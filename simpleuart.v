==> flow/design.v <==
module simpleuart (
	input clk,
	input resetn,
	output ser_tx,
	input  ser_rx,
	input   [3:0] reg_div_we,
	input  [31:0] reg_div_di,
	output [31:0] reg_div_do,
	input         reg_dat_we,
	input         reg_dat_re,
	input  [31:0] reg_dat_di,
	output [31:0] reg_dat_do,
	output        reg_dat_wait
);
	reg [31:0] cfg_divider;
	reg [3:0] recv_state;
	reg [31:0] recv_divcnt;
	reg [7:0] recv_pattern;
	reg [7:0] recv_buf_data;
	reg recv_buf_valid;
	reg [9:0] send_pattern;
	reg [3:0] send_bitcnt;
	reg [31:0] send_divcnt;
	reg send_dummy;
	assign reg_div_do = cfg_divider;
	assign reg_dat_wait = reg_dat_we && (send_bitcnt || send_dummy);
	assign reg_dat_do = recv_buf_valid ? recv_buf_data : ~0;
	always @(posedge clk) begin
		if (!resetn) begin
			cfg_divider <= 1;
		end else begin
			if (reg_div_we[0]) cfg_divider[ 7: 0] <= reg_div_di[ 7: 0];
			if (reg_div_we[1]) cfg_divider[15: 8] <= reg_div_di[15: 8];
			if (reg_div_we[2]) cfg_divider[23:16] <= reg_div_di[23:16];
			if (reg_div_we[3]) cfg_divider[31:24] <= reg_div_di[31:24];
		end
	end
	always @(posedge clk) begin
		if (!resetn) begin
			recv_state <= 0;
			recv_divcnt <= 0;
			recv_pattern <= 0;
			recv_buf_data <= 0;
			recv_buf_valid <= 0;
		end else begin
			recv_divcnt <= recv_divcnt + 1;
			if (reg_dat_re)
				recv_buf_valid <= 0;
			case (recv_state)
				0: begin
					if (!ser_rx)
						recv_state <= 1;
					recv_divcnt <= 0;
				end
				1: begin
					if (2*recv_divcnt > cfg_divider) begin
						recv_state <= 2;
						recv_divcnt <= 0;
					end
				end
				10: begin
					if (recv_divcnt > cfg_divider) begin
						recv_buf_data <= recv_pattern;
						recv_buf_valid <= 1;
						recv_state <= 0;
					end
				end
				default: begin
					if (recv_divcnt > cfg_divider) begin
						recv_pattern <= {ser_rx, recv_pattern[7:1]};
						recv_state <= recv_state + 1;
						recv_divcnt <= 0;
					end
				end
			endcase
		end
	end
	assign ser_tx = send_pattern[0];
	always @(posedge clk) begin
		if (reg_div_we)
			send_dummy <= 1;
		send_divcnt <= send_divcnt + 1;
		if (!resetn) begin
			send_pattern <= ~0;
			send_bitcnt <= 0;
			send_divcnt <= 0;
			send_dummy <= 1;
		end else begin
			if (send_dummy && !send_bitcnt) begin
				send_pattern <= ~0;
				send_bitcnt <= 15;
				send_divcnt <= 0;
				send_dummy <= 0;
			end else
			if (reg_dat_we && !send_bitcnt) begin
				send_pattern <= {1'b1, reg_dat_di[7:0], 1'b0};
				send_bitcnt <= 10;
				send_divcnt <= 0;
			end else
			if (send_divcnt > cfg_divider && send_bitcnt) begin
				send_pattern <= {1'b1, send_pattern[9:1]};
				send_bitcnt <= send_bitcnt - 1;
				send_divcnt <= 0;
			end
		end
	end
endmodule
Reports on simpleuart

The steps from the RTL of simpleuart to its reports follow in flow order.
Lines are those of the file above, counted from 1.
Library cell names are shortened.
The mark - stands for no value.

Top module: simpleuart
Clock input: clk
Library: sky130hd
Corner: tt_025C_1v80

Elaborated design

Counts by Yosys on the flattened word-level netlist (proc, flatten, opt, wreduce; memories kept). Register bits leave out memories and registers merged into their read ports (data or address). Print and check cells are left out. Cells with the same type and inputs are merged into one.

Register bits after elaboration: 131
Input bits: 73
Output and inout bits: 66
Cells after elaboration: 64

Add/subtract/negate cells: 4
Order comparisons: 3
Eq/ne operators: 5
Muxes and demuxes: 19
Bitwise gates (word level): 2
Reduce/logical cells: 18

Operators with widths:

| cell                                                           | count |
| 32-bit > comparator                                            | 3 |
| 32-bit case mux with 3-bit select                              | 1 |
| 32-bit 2-to-1 mux                                              | 3 |
| 32-bit by 1-bit adder with 32-bit output with constant B       | 2 |
| 4-bit 2-to-1 mux                                               | 7 |
| 9-bit 2-to-1 mux                                               | 2 |
| 4-bit case mux with 3-bit select                               | 1 |
| 4-bit zero test                                                | 2 |
| 2-bit inequality test with constant B                          | 3 |
| 3-bit nonzero test                                             | 2 |
| 1-bit 2-to-1 mux                                               | 5 |
| 1-bit by 4-bit logical AND with 1-bit output                   | 1 |
| 2-bit AND reduction                                            | 2 |
| 2-bit nonzero test                                             | 2 |
| 4-bit by 1-bit adder with 4-bit output with constant B         | 1 |
| 4-bit by 1-bit subtractor with 4-bit output with constant B    | 1 |
| 4-bit by 1-bit equality test with 1-bit output with constant B | 1 |
| 4-bit by 1-bit logical OR with 1-bit output                    | 1 |
| 4-bit equality test with constant B                            | 1 |
| 4-bit AND reduction                                            | 1 |
| 4-bit nonzero test                                             | 1 |
| 4-bit OR reduction                                             | 1 |
| 1-bit logical AND                                              | 3 |
| 3-bit OR reduction                                             | 1 |
| 1-bit inverter                                                 | 2 |
| 2-bit OR reduction                                             | 1 |

Logic depth

Longest topological path by Yosys (ltp), each cell counted once; first at word level (registers and memories cut), then after technology mapping (sequential cells cut; the memories' decode and read muxes count).

Depth after elaboration: 5
ABC_AREA: 1
Mapped depth: 20
Mapped depth without buffers: 19

Synthesis result

Yosys stat after the flow's synthesis: flattened, memories mapped to cells. It holds for the ABC_AREA given above (unset counts as 0); a run with the other value may have another netlist.

Cell count: 1,132
Mapped area: 8,267.9 um^2
Sequential part of the area: 2,622.5 um^2
Flip-flops: 131
Buffers: 44

Cell types:

| cell type | count |
| dfxtp_1   | 131 |
| ha_1      | 102 |
| nand2_1   | 240 |
| nor2_1    | 147 |
| inv_1     | 131 |
| a21oi_1   | 91 |
| xor2_1    | 37 |
| o21ai_0   | 47 |
| nand3_1   | 41 |
| xnor2_1   | 23 |
| buf_4     | 26 |
| nand4_1   | 20 |
| nor3_1    | 18 |
| nor2_4    | 6 |
| nand3_2   | 6 |
| buf_6     | 4 |
| nand2_2   | 7 |
| clkbuf_1  | 11 |

Other cell types: 20; their cells: 44.

Timing after synthesis

OpenSTA on the mapped netlist: ideal clock, no wires. The path of least setup slack (recovery checks aside). Input and output delay are each 20% of the period. Register names are those of the netlist, which keeps one name where synthesis merged equal registers.

Kind: flip-flop to output port
Start: register recv_buf_valid
End: output reg_dat_do[10]
Period: 4,680 ps
External output delay: 936 ps
Launch time at the first pin: 0 ps
Arrival time: 1,104 ps
Path slack: 2,640 ps
Delay of the path: 1,104 ps
Driving pins on the path: 4
Buffers on the path: 2
Synthesis period reached: 2,040 ps

"delay of the path" = arrival - input delay + setup time.
A path that ends at an output port has no setup time.
"driving pins on the path" counts driving pins, that of a launching flip-flop among them; a cell with two outputs on the path counts twice.
"synthesis period reached" is the clock period less the worst setup slack; recovery checks do not enter. This is arithmetic on one report: input and output delays are still those of the set period (20% each).
The rows between start and end are the longest chain of elaborated cells between them; the timing report does not say that the signal goes this way. Where chains are equally long, one stands for them.
Each line given opens the expression or statement behind the cell; cells for indexed reads and writes are added by Yosys, which also makes memories of some case tables.
At most two assigning lines are given for a register; there are more.

Cells stage by stage: dfxtp_1 -> clkbuf_1 -> inv_1 -> buf_4
Length of the longest elaborated chain: 1
Elaborated cells between the ends (all ways): 1
Those cells by class: mux: 1

Ends and longest elaborated chain, post-synthesis:

| element            | RTL line | RTL |
| start: declaration | 20       | `reg recv_buf_valid;` |
| start: assignment  | 44       | `recv_buf_valid <= 0;` |
| start: assignment  | 48       | `recv_buf_valid <= 0;` |
| 32-bit 2-to-1 mux  | 27       | `assign reg_dat_do = recv_buf_valid ? recv_buf_data : ~0;` |
| end: declaration   | 12       | `output [31:0] reg_dat_do,` |

Path in the finished layout

From the final timing report of stored run 1: the path of least setup slack in the routed layout; clock arrival at registers is part of the times.
The path's times are printed in steps of 10 ps; the period is the one set.

Kind: flip-flop to output port
Start: register recv_buf_valid
End: output reg_dat_do[14]
Period: 5,110 ps
External output delay: 1,020 ps
Launch time at the first pin: 420 ps
Arrival time: 2,220 ps
Path slack: 1,870 ps
Driving pins on the path: 5
Buffers on the path: 3

The rows between start and end are the longest chain of elaborated cells between them; the timing report does not say that the signal goes this way. Where chains are equally long, one stands for them.
At most two assigning lines are given for a register; there are more.

Cells stage by stage: dfxtp_1 -> clkbuf_1 -> inv_1 -> buf_4 -> clkdlybuf4s50_1
Length of the longest elaborated chain: 1
Elaborated cells between the ends (all ways): 1
Those cells by class: mux: 1

Ends and longest elaborated chain, post-layout:

| element            | RTL line | RTL |
| start: declaration | 20       | `reg recv_buf_valid;` |
| start: assignment  | 44       | `recv_buf_valid <= 0;` |
| start: assignment  | 48       | `recv_buf_valid <= 0;` |
| 32-bit 2-to-1 mux  | 27       | `assign reg_dat_do = recv_buf_valid ? recv_buf_data : ~0;` |
| end: declaration   | 12       | `output [31:0] reg_dat_do,` |

## Implementation results

Below are 2 stored runs of the flow (Yosys, OpenROAD; platform sky130hd) on simpleuart, each with its settings and what was measured, unordered. Constraints: input delay and output delay 20% of the set period each, output load 0.01 pF.
"achieved period" means the clock period less the worst setup slack. The figure is calculated, with input and output delays left at 20% of the set period.
By "time on the worst setup path" is meant the share of the clock period that the worst setup path is allowed (20% is reserved at inputs, 20% at outputs), minus its slack. Clock arrival times at its registers enter into it.
By "power" is meant OpenSTA's value without simulated activity: inputs other than the clock are taken to toggle once in ten clock periods, and the tool carries that through the logic.
"time on the worst setup path" is known to 10 ps.
Settings: - = not set for that run.

| item                                      | stored run 1             | stored run 2             |
| period_ns                                 | 5.11                     | 3.4                      |
| CORE_UTILIZATION                          | 54                       | 37                       |
| SETUP_SLACK_MARGIN                        | 0.75                     | -0.14                    |
| CORE_MARGIN                               | 8                        | 2                        |
| ABC_AREA                                  | 1                        | -                        |
| GPL_TIMING_DRIVEN                         | 0                        | -                        |
| GPL_ROUTABILITY_DRIVEN                    | 0                        | -                        |
| MAX_ROUTING_LAYER                         | met4                     | met5                     |
| CAP_MARGIN                                | 20                       | 20                       |
| SLEW_MARGIN                               | 20                       | 20                       |
| PLACE_DENSITY_LB_ADDON                    | -                        | 0.08                     |
| CORE_ASPECT_RATIO                         | -                        | 1.33                     |
| TNS_END_PERCENT                           | -                        | 55                       |
| CTS_CLUSTER_DIAMETER                      | -                        | 216                      |
| area of the die (um^2)                    | 19,525.9                 | 22,586.5                 |
| setup slack of the worst path (ps)        | 1,870                    | 308                      |
| power (W)                                 | 0.003135                 | 0.004729                 |
| utilization (%)                           | 67.8                     | 46.8                     |
| std-cell area (final layout) (um^2)       | 10,234.8                 | 9,815.7                  |
| achieved period (ps)                      | 3,240                    | 3,092                    |
| synthesis area (um^2)                     | 8,267.9                  | 7,913.8                  |
| setup total negative slack (ps)           | 0                        | 0                        |
| worst hold slack in the final report (ps) | 458                      | 494                      |
| time on the worst setup path (ps)         | 2,220                    | 2,410                    |
| critical path kind                        | flip-flop to output port | flip-flop to output port |
